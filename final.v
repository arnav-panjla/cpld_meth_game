==> flow/design.v <==
module gmp (
     input wire clk,                 
     input wire rst,                 
     output wire o_clk,              
     output reg [6:0] led,           
     input wire [6:0] switch,        
     output wire [3:0] bcd_tens,     
     output wire [3:0] bcd_units     
);
     assign o_clk = clk;
     reg [7:0] current_output;       
     reg [4:0] lfsr_reg;             
     reg [3:0] counter;              
     reg [7:0] sum;                  
     binary_to_bcd bcd_inst (
         .binary_in(current_output),
         .tens(bcd_tens),
         .units(bcd_units)
     );
     always @(posedge clk or posedge rst) begin
         if (rst) begin
             current_output <= 0;
             lfsr_reg <= 5'b10101;   
             led <= 7'b0000000;      
             counter <= 0;
             sum <= 0;
         end else begin
            counter <= counter + 1;  
             if (counter < 4'd4) begin 
                lfsr_reg <= {lfsr_reg[3:0], lfsr_reg[4] ^ lfsr_reg[2]};
                current_output <= {3'b000, lfsr_reg};
                led <= {lfsr_reg, 2'b00};
                sum <= sum + {3'b000, lfsr_reg}; 
             end
             else if (counter == 4'd4) begin 
                 current_output <= 8'b00000000;
             end else if (counter > 4'd4 && counter <= 4'd10) begin 
                 current_output <= {1'b0, switch};
             end else if (counter > 4'd10 && counter < 4'd12) begin 
                 current_output <= (sum % 100);
                 if ({1'b0, switch} == (sum % 100)) begin
                    led <= 7'b1111111;  
                 end
                 else begin
                    led <= 7'b1010101;  
                 end
             end else if (counter == 4'd15) begin 
                 led <= 7'b1111111;     
                 counter <= 0;          
                 current_output <= 0;   
                 sum <= 0;              
             end
             else begin
                 current_output <= 0; 
                 led <= 7'b0000000; 
             end
         end
     end
endmodule
module binary_to_bcd (
     input  wire [7:0] binary_in,    
     output wire [3:0] tens,         
     output wire [3:0] units         
);
     wire [7:0] clamped_input = binary_in;
     assign tens = clamped_input / 10;   
     assign units = clamped_input % 10; 
endmodule
# Tool chain data of gmp
# What the tools print for gmp, step after step.
# Line numbers count from 1 in the design file above.
# Library cell names are shortened.
# A cell with n/a has no value.
# design
design	gmp
clk_port	clk
library	sky130hd
lib_corner	tt_025C_1v80

# Elaborated design
# Yosys after proc, flatten, opt, wreduce and memory -nomap, before mapping. Memory bits, and registers merged into a memory's read port (data or address), are not among the register bits. Print and check cells are not counted. Equal cells are merged and count once.
# classes
addsub	2
cmp	5
n_shift	0
n_mux	20
n_eq	6
multipliers	0
n_reduce_logical	5
div_mod_pow	3
logic	1
# op_table
cell	n
remainder unit 8 x 7 -> 32 bit (second input constant)	1
divider 8 x 4 -> 32 bit (second input constant)	1
remainder unit 8 x 4 -> 32 bit (second input constant)	1
two-way mux 8 bit	9
two-way mux 7 bit	5
== test 7 x 32 -> 1 bit	1
two-way mux 4 bit	5
adder 8 x 5 -> 8 bit	1
!= test 2 bit (second input constant)	3
two-way mux 6 bit	1
adder 4 x 1 -> 4 bit (second input constant)	1
> comparator 4 x 3 -> 1 bit (second input constant)	1
less-than comparator 4 x 3 -> 1 bit (second input constant)	1
== test 4 x 3 -> 1 bit (second input constant)	1
> comparator 4 bit (second input constant)	1
less-or-equal comparator 4 bit (second input constant)	1
less-than comparator 4 bit (second input constant)	1
== test 4 bit (second input constant)	1
AND reduction 4 bit	1
logical AND 1 bit	2
AND reduction 2 bit	1
nonzero test 2 bit	1
XOR 1 bit	1
# word_totals
output_inout_bits	16
register_bits	32
word_cells	47
latch_bits	0
n_memories	0
ram_bits	0
clocked_rd_ports_x_width	0
mem_bits_ro	0

# Logic depth
# Depth = most cells in a row (Yosys ltp): at word level without a register or memory, in the mapped netlist without a sequential cell, where the memories' decode and read muxes count.
# logic_depth
depth_word	7
ABC_AREA	1
depth_mapped	26

# Mapped cells and area
# Source: synth_stat.txt of the flow (Yosys; design flattened, memories mapped). It holds for the ABC_AREA given above (unset counts as 0); a run with the other value may have another netlist.
# types
cell	n	type_area_um2
dfrtp_1	29	725.696
nand2_1	87	326.563
inv_1	58	217.709
nand3_1	29	145.139
ha_1	10	125.12
nor2_1	28	105.101
nand2_2	16	100.096
xor2_1	10	87.584
nand4_1	13	81.328
dfstp_2	3	78.826
o21ai_0	15	75.072
nand3_2	7	70.067
a21oi_1	9	45.043
o221ai_1	4	35.034
nand2_4	3	33.782
xnor2_1	3	26.275
a31oi_1	4	25.024
o22ai_1	4	25.024
# Other cell types: 20; their cells: 28.
# synth_totals
yosys_area_um2	2555.0
cells	360
ff_cells	32
seqArea_um2	804.5

Subject: gmp on sky130hd, stored results

Hello all,

Flow measurements of gmp on sky130hd: 2 stored runs with different settings, listed in no order. Input and output delays are each 20% of the period that was set; the output load is 0.01 pF.
"period_less_ws_ns": clock period set for the run, less the worst setup slack. It is reckoned from that one timing run; input and output delays stay at 20% of the period that was set.
"worst_path_time_ns" means the part of the period allowed to the worst setup path (the constraints hold back 20% at inputs and 20% at outputs) less its slack; where the path has registers, the arrival times of their clocks count too.
"total_power_uw": no workload was simulated; the value follows from the tool's default switching activity.

Run 1, flow files:
==> flow/run.sh <==
#!/bin/bash
# the make line also repeats the synthesis and layout settings of config.mk as NAME=value (left out here)
make -C /OpenROAD-flow-scripts/flow DESIGN_CONFIG=/design/flow/config.mk WORK_HOME=/design/flow/orfs CLKGATE_MAP_FILE= finish
==> flow/config.mk <==
export PLATFORM = sky130hd
export DESIGN_NAME = gmp
export DESIGN_NICKNAME = gmp
export VERILOG_FILES = /design/flow/design.v
export SDC_FILE = /design/flow/constraint.sdc
export NUM_CORES = 4
export LEC_CHECK = 0
export ABC_AREA = 1
export CAP_MARGIN = 20
export CELL_PAD_IN_SITES_GLOBAL_PLACEMENT = 2
export CORE_ASPECT_RATIO = 1.45
export CORE_MARGIN = 2
export CORE_UTILIZATION = 43
export PLACE_DENSITY = 0.57
export SLEW_MARGIN = 20
export TNS_END_PERCENT = 65
==> flow/constraint.sdc <==
create_clock -name core_clock -period 3.31 [get_ports {clk}]
set_input_delay 0.6620 -clock core_clock [delete_from_list [all_inputs] [get_ports {clk}]]
set_output_delay 0.6620 -clock core_clock [all_outputs]
set_load 0.01 [all_outputs]

==> results of run 1, as CSV <==
result,value
post_synth_area_um2,2555.0
final_die_area_um2,6585.2
layout_stdcell_area_um2,3407.0
layout_utilization_pct,59.8
final_setup_ws_ns,-0.684
setupTns_ns,-3.050
hold_ws_ns,0.474
total_power_uw,858.4
period_less_ws_ns,3.994
worst_path_time_ns,3.33
path_kind,"reg2out"

Run 2, flow files:
==> flow/run.sh <==
#!/bin/bash
# the make line also repeats the synthesis and layout settings of config.mk as NAME=value (left out here)
make -C /OpenROAD-flow-scripts/flow DESIGN_CONFIG=/design/flow/config.mk WORK_HOME=/design/flow/orfs CLKGATE_MAP_FILE= finish
==> flow/config.mk <==
export PLATFORM = sky130hd
export DESIGN_NAME = gmp
export DESIGN_NICKNAME = gmp
export VERILOG_FILES = /design/flow/design.v
export SDC_FILE = /design/flow/constraint.sdc
export NUM_CORES = 4
export LEC_CHECK = 0
export CAP_MARGIN = 20
export CORE_MARGIN = 2
export CORE_UTILIZATION = 30
export SLEW_MARGIN = 20
==> flow/constraint.sdc <==
create_clock -name core_clock -period 3.97 [get_ports {clk}]
set_input_delay 0.7940 -clock core_clock [delete_from_list [all_inputs] [get_ports {clk}]]
set_output_delay 0.7940 -clock core_clock [all_outputs]
set_load 0.01 [all_outputs]

==> results of run 2, as CSV <==
result,value
post_synth_area_um2,2939.1
final_die_area_um2,10604.9
layout_stdcell_area_um2,3900.0
layout_utilization_pct,40.5
final_setup_ws_ns,-0.189
setupTns_ns,-0.338
hold_ws_ns,0.503
total_power_uw,764.7
period_less_ws_ns,4.159
worst_path_time_ns,3.36
path_kind,"reg2out"

Thanks
